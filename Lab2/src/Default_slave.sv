==> flow/design.v <==
module Default_slave(
    input ACLK,
    input ARESETn,
    input [7:0] AWID_DS,
    input       AWVALID_DS,
    input       WVALID_DS,
    input       BREADY_DS,
    input [7:0] ARID_DS,
    input       ARVALID_DS,
    input       RREADY_DS,
    output logic [7:0] BID_DS,
    output logic       ARREADY_DS,
    output logic       BVALID_DS,
    output logic       WREADY_DS,
    output logic       AWREADY_DS,
    output logic [7:0] RID_DS,
    output logic       RVALID_DS
);
parameter R_DS = 1'd0, R_DATA = 1'd1;
parameter W_DS = 2'd0, W_DATA = 2'd1, W_RESP = 2'd2;
logic R_current_state, R_next_state;
logic [1:0] W_current_state, W_next_state;
logic [7:0] RID, next_RID;
logic [7:0] BID, next_BID;
always_ff @(posedge ACLK or negedge ARESETn) begin
    if (~ARESETn) begin
        R_current_state <= R_DS;
        W_current_state <= W_DS;
        RID <= 8'd0;
        BID <= 8'd0;
    end else begin
        R_current_state <= R_next_state;
        W_current_state <= W_next_state;
        RID <= next_RID;
        BID <= next_BID;    
    end
end
always_comb begin
    case(R_current_state)
        R_DS:  R_next_state = (ARVALID_DS) ? R_DATA : R_DS;
        R_DATA:  R_next_state = (RREADY_DS) ? R_DS : R_DATA;
    endcase
end
always_comb begin
    case(R_current_state)
        R_DS: begin
            ARREADY_DS = 1'b1;                   
            next_RID = (ARVALID_DS) ? ARID_DS : RID;  
            RID_DS = 8'd0;                       
            RVALID_DS = 1'b0;                    
        end
        R_DATA: begin
            ARREADY_DS = 1'b0;                   
            next_RID = RID;                         
            RID_DS = RID;                        
            RVALID_DS = 1'b1;                    
        end
    endcase
end
always_comb begin
    case(W_current_state)
        W_DS:  W_next_state = (AWVALID_DS) ? W_DATA : W_DS;
        W_DATA:  W_next_state = (WVALID_DS) ? W_RESP : W_DATA;
        W_RESP:  W_next_state = (BREADY_DS) ? W_DS : W_RESP;
        default: W_next_state = W_DS;
    endcase
end
always_comb begin
    case(W_current_state)
        W_DS: begin
            AWREADY_DS = 1'b1;                 
            next_BID = (AWVALID_DS) ? AWID_DS : BID;  
            WREADY_DS = 1'b0;                  
            BID_DS = 8'b0;                     
            BVALID_DS = 1'b0;                  
        end
        W_DATA: begin
            AWREADY_DS = 1'b1;                 
            next_BID = (AWVALID_DS) ? AWID_DS : BID;  
            WREADY_DS = 1'b1;                  
            BID_DS = 8'b0;                     
            BVALID_DS = 1'b0;                  
        end
        W_RESP: begin
            AWREADY_DS = 1'b0;                 
            next_BID = BID;                       
            WREADY_DS = 1'b0;                  
            BID_DS = BID;                      
            BVALID_DS = 1'b1;                  
        end
        default: begin
            AWREADY_DS = 1'b0;                 
            next_BID = 8'b0;
            WREADY_DS = 1'b0;
            BID_DS = 8'b0;
            BVALID_DS = 1'b0;
        end
    endcase
end
endmodule
Tool chain data of Default_slave

The steps from the RTL of Default_slave to its reports follow in flow order.
Line numbers count from 1 in the design file above.
Library cell names are shortened.
A cell with - has no value.

Top module: Default_slave
Clock port: ACLK
Standard-cell library: sky130hd
Corner: tt_025C_1v80

Word level

Yosys after proc, flatten, opt, wreduce and memory -nomap, before mapping. Memory bits, and registers merged into a memory's read port (data or address), are not among the register bits. Print and check cells are not counted. Equal cells are merged and count once.

Equality and inequality tests: 4
Mux-type cells: 18
Bitwise operators: 2
Reductions and logical operators: 4

Operator list:

| operator                                                               | number |
| 8-bit case mux with 2-bit select                                       | 2 |
| 8-bit 2-to-1 mux                                                       | 4 |
| 2-bit case mux with 3-bit select                                       | 1 |
| 1-bit case mux with 2-bit select                                       | 3 |
| 1-bit 2-to-1 mux                                                       | 6 |
| 2-bit AND reduction                                                    | 2 |
| 2-bit 2-to-1 mux                                                       | 2 |
| 1-bit inverter                                                         | 2 |
| 2-bit by 1-bit equality test with 1-bit output (second input constant) | 1 |
| 2-bit by 1-bit != test with 1-bit output (second input constant)       | 1 |
| 2-bit equality test (second input constant)                            | 1 |
| 2-bit != test (second input constant)                                  | 1 |
| 2-bit logical NOT                                                      | 1 |
| 2-bit OR reduction                                                     | 1 |

Register bits: 19
Input bits: 23
Output and inout port bits: 21
Cells after elaboration: 32

Longest topological paths

Depth = most cells in a row (Yosys ltp): at word level without a register or memory, in the mapped netlist without a sequential cell, where the memories' decode and read muxes count.

Word-level depth: 4
ABC_AREA: 0
Depth in mapped cells: 5
Mapped depth without buffers: 3

Mapped cells and area

The flow's flattened synthesis, as Yosys stat reports it; memories are mapped. The netlist is that of the ABC_AREA named above (0 if unset); the other value can give another one.
The area totals of this step are shown rounded.

Cell types:

| cell type | number | total area (µm²) |
| dfrtp_1   | 19     | 475.456 |
| and2_1    | 15     | 93.84 |
| mux2_2    | 8      | 90.086 |
| a31oi_1   | 7      | 43.792 |
| nand3_1   | 7      | 35.034 |
| o21ai_1   | 7      | 35.034 |
| dfstp_2   | 1      | 26.275 |
| inv_1     | 5      | 18.768 |
| buf_8     | 1      | 15.014 |
| buf_6     | 1      | 11.261 |
| nand2_1   | 3      | 11.261 |
| buf_2     | 2      | 10.01 |
| o21ai_0   | 2      | 10.01 |
| a22o_1    | 1      | 8.758 |
| a21o_1    | 1      | 7.507 |
| o21bai_1  | 1      | 7.507 |
| nor2b_1   | 1      | 6.256 |
| o22ai_1   | 1      | 6.256 |

Other cell types: 3; their cells: 3.

Cells in the netlist: 86
Chip area (Yosys): 926 µm²
Area of sequential cells: 502 µm²
Flip-flop cells: 20
Buffers: 5

Path before layout

Path of least setup slack by OpenSTA after synthesis, without wires, with an ideal clock, recovery checks aside; 20% of the period is set as input and as output delay. Where synthesis merged equal registers, the netlist keeps one of their names.

Kind: register to output
Start point: reg W_current_state
End point: out BID_DS[7]
Clock period: 2.1 ns
Output delay: 0.420 ns
Launch time at the first pin: 0.000 ns
Arrival time: 0.914 ns
Data required time: 1.680 ns
Path slack: 0.766 ns
Delay of the path: 0.914 ns
Stages: 4
Buffers on the path: 1
Period reached after synthesis: 1.334 ns

"delay of the path" is the arrival time less input delay plus setup time.
A path that ends at an output port has no setup time.
"stages": output pins that drive a net of the path, with the launching flip-flop's if there is one; two outputs of one cell count as two.
"period reached after synthesis" = period - worst setup slack (recovery checks aside). The figure is calculated, with input and output delays left at 20% of the set period.
An end named without its bit number is one bit of that signal or, where synthesis recoded a state register, one of its new flip-flops.

Cells stage by stage: dfrtp_1 -> buf_2 -> inv_1 -> nor2_1

Ends and longest elaborated chain, post-synthesis:

| item          | line | RTL |
| from (decl)   | 22   | `logic [1:0] W_current_state, W_next_state;` |
| from (assign) | 28   | `W_current_state <= W_DS;` |
| from (assign) | 33   | `W_current_state <= W_next_state;` |
| to (decl)     | 11   | `output logic [7:0] BID_DS,` |

Chain of elaborated cells between the ends: none given.

Timing after layout

From the final timing report of run A: the path of least setup slack in the routed layout; clock arrival at registers is part of the times.

Kind: register to output
Start point: reg R_current_state
End point: out ARREADY_DS
Clock period: 1.8 ns
Output delay: 0.36 ns
Launch time at the first pin: 0.30 ns
Arrival time: 1.38 ns
Data required time: 1.44 ns
Path slack: 0.06 ns
Stages: 3
Buffers on the path: 1

The rows between start and end are the longest chain of elaborated cells between them; the timing report does not say that the signal goes this way. Where chains are equally long, one stands for them.
A line is the first line of the expression or statement that the cell stems from. Yosys adds cells for indexed reads and writes and turns some case tables into memories.

Cells stage by stage: dfrtp_2 -> inv_1 -> clkdlybuf4s50_1
Length of the longest elaborated chain: 2
Elaborated cells on any way between the ends: 2
Classes of those cells: mux (1); logic (1)

Ends and longest elaborated chain, after layout:

| item                             | line | RTL |
| from (decl)                      | 21   | `logic R_current_state, R_next_state;` |
| from (assign)                    | 27   | `R_current_state <= R_DS;` |
| from (assign)                    | 32   | `R_current_state <= R_next_state;` |
| 1-bit inverter                   | 45   | `case(R_current_state)` |
| 1-bit case mux with 2-bit select | 45   |  |
| to (decl)                        | 12   | `output logic       ARREADY_DS,` |

Measured data: module Default_slave, platform sky130hd, 2 stored runs of the flow under differing settings, order arbitrary. Input and output delays are each 20% of the period that was set; the output load is 0.01 pF.
"clock period reached" means the clock period less the worst setup slack. The figure is calculated, with input and output delays left at 20% of the set period.
"allowed time less slack (worst setup path)": the worst setup path's part of the clock period (all of it between registers, 20% less for each end at a port) less its slack. A launch clock that arrives late makes it longer, a capture clock that arrives late makes it shorter.
"power" is the tool's figure for a default switching activity; nothing was simulated.
Results are given in rounded form.

## Run A

==> flow/run.sh <==
#!/bin/bash
# the make line also repeats the synthesis and layout settings of config.mk as NAME=value (left out here)
make -C /OpenROAD-flow-scripts/flow DESIGN_CONFIG=/design/flow/config.mk WORK_HOME=/design/flow/orfs CLKGATE_MAP_FILE= finish
==> flow/config.mk <==
export PLATFORM = sky130hd
export DESIGN_NAME = Default_slave
export DESIGN_NICKNAME = Default_slave
export VERILOG_FILES = /design/flow/design.v
export SDC_FILE = /design/flow/constraint.sdc
export NUM_CORES = 4
export LEC_CHECK = 0
export CAP_MARGIN = 20
export CORE_MARGIN = 2
export CORE_UTILIZATION = 40
export SLEW_MARGIN = 20
==> flow/constraint.sdc <==
create_clock -name core_clock -period 1.8 [get_ports {ACLK}]
set_input_delay 0.3600 -clock core_clock [delete_from_list [all_inputs] [get_ports {ACLK}]]
set_output_delay 0.3600 -clock core_clock [all_outputs]
set_load 0.01 [all_outputs]

| result of run A | value |
|---|---|
| die area | 2720 µm² |
| setup TNS | 0.000 ns |
| standard-cell area after routing | 1420 µm² |
| clock period reached | 1.737 ns |
| utilization of the finished layout | 65.0 % |
| power | 1220 µW |
| Yosys chip area after synthesis | 926 µm² |
| worst setup slack after layout | 0.063 ns |
| allowed time less slack (worst setup path) | 1.38 ns |
| critical path type | register to output |

## Run B

==> flow/run.sh <==
#!/bin/bash
# the make line also repeats the synthesis and layout settings of config.mk as NAME=value (left out here)
make -C /OpenROAD-flow-scripts/flow DESIGN_CONFIG=/design/flow/config.mk WORK_HOME=/design/flow/orfs CLKGATE_MAP_FILE= finish
==> flow/config.mk <==
export PLATFORM = sky130hd
export DESIGN_NAME = Default_slave
export DESIGN_NICKNAME = Default_slave
export VERILOG_FILES = /design/flow/design.v
export SDC_FILE = /design/flow/constraint.sdc
export NUM_CORES = 4
export LEC_CHECK = 0
export CAP_MARGIN = 40
export CORE_MARGIN = 10
export CORE_UTILIZATION = 72
export GPL_ROUTABILITY_DRIVEN = 1
export MAX_ROUTING_LAYER = met5
export PLACE_DENSITY_LB_ADDON = 0.22
export SETUP_SLACK_MARGIN = 0.02
export SLEW_MARGIN = 20
export TNS_END_PERCENT = 35
==> flow/constraint.sdc <==
create_clock -name core_clock -period 0.952 [get_ports {ACLK}]
set_input_delay 0.1904 -clock core_clock [delete_from_list [all_inputs] [get_ports {ACLK}]]
set_output_delay 0.1904 -clock core_clock [all_outputs]
set_load 0.01 [all_outputs]

Run B: no final report: placement broke off with FLW-0024
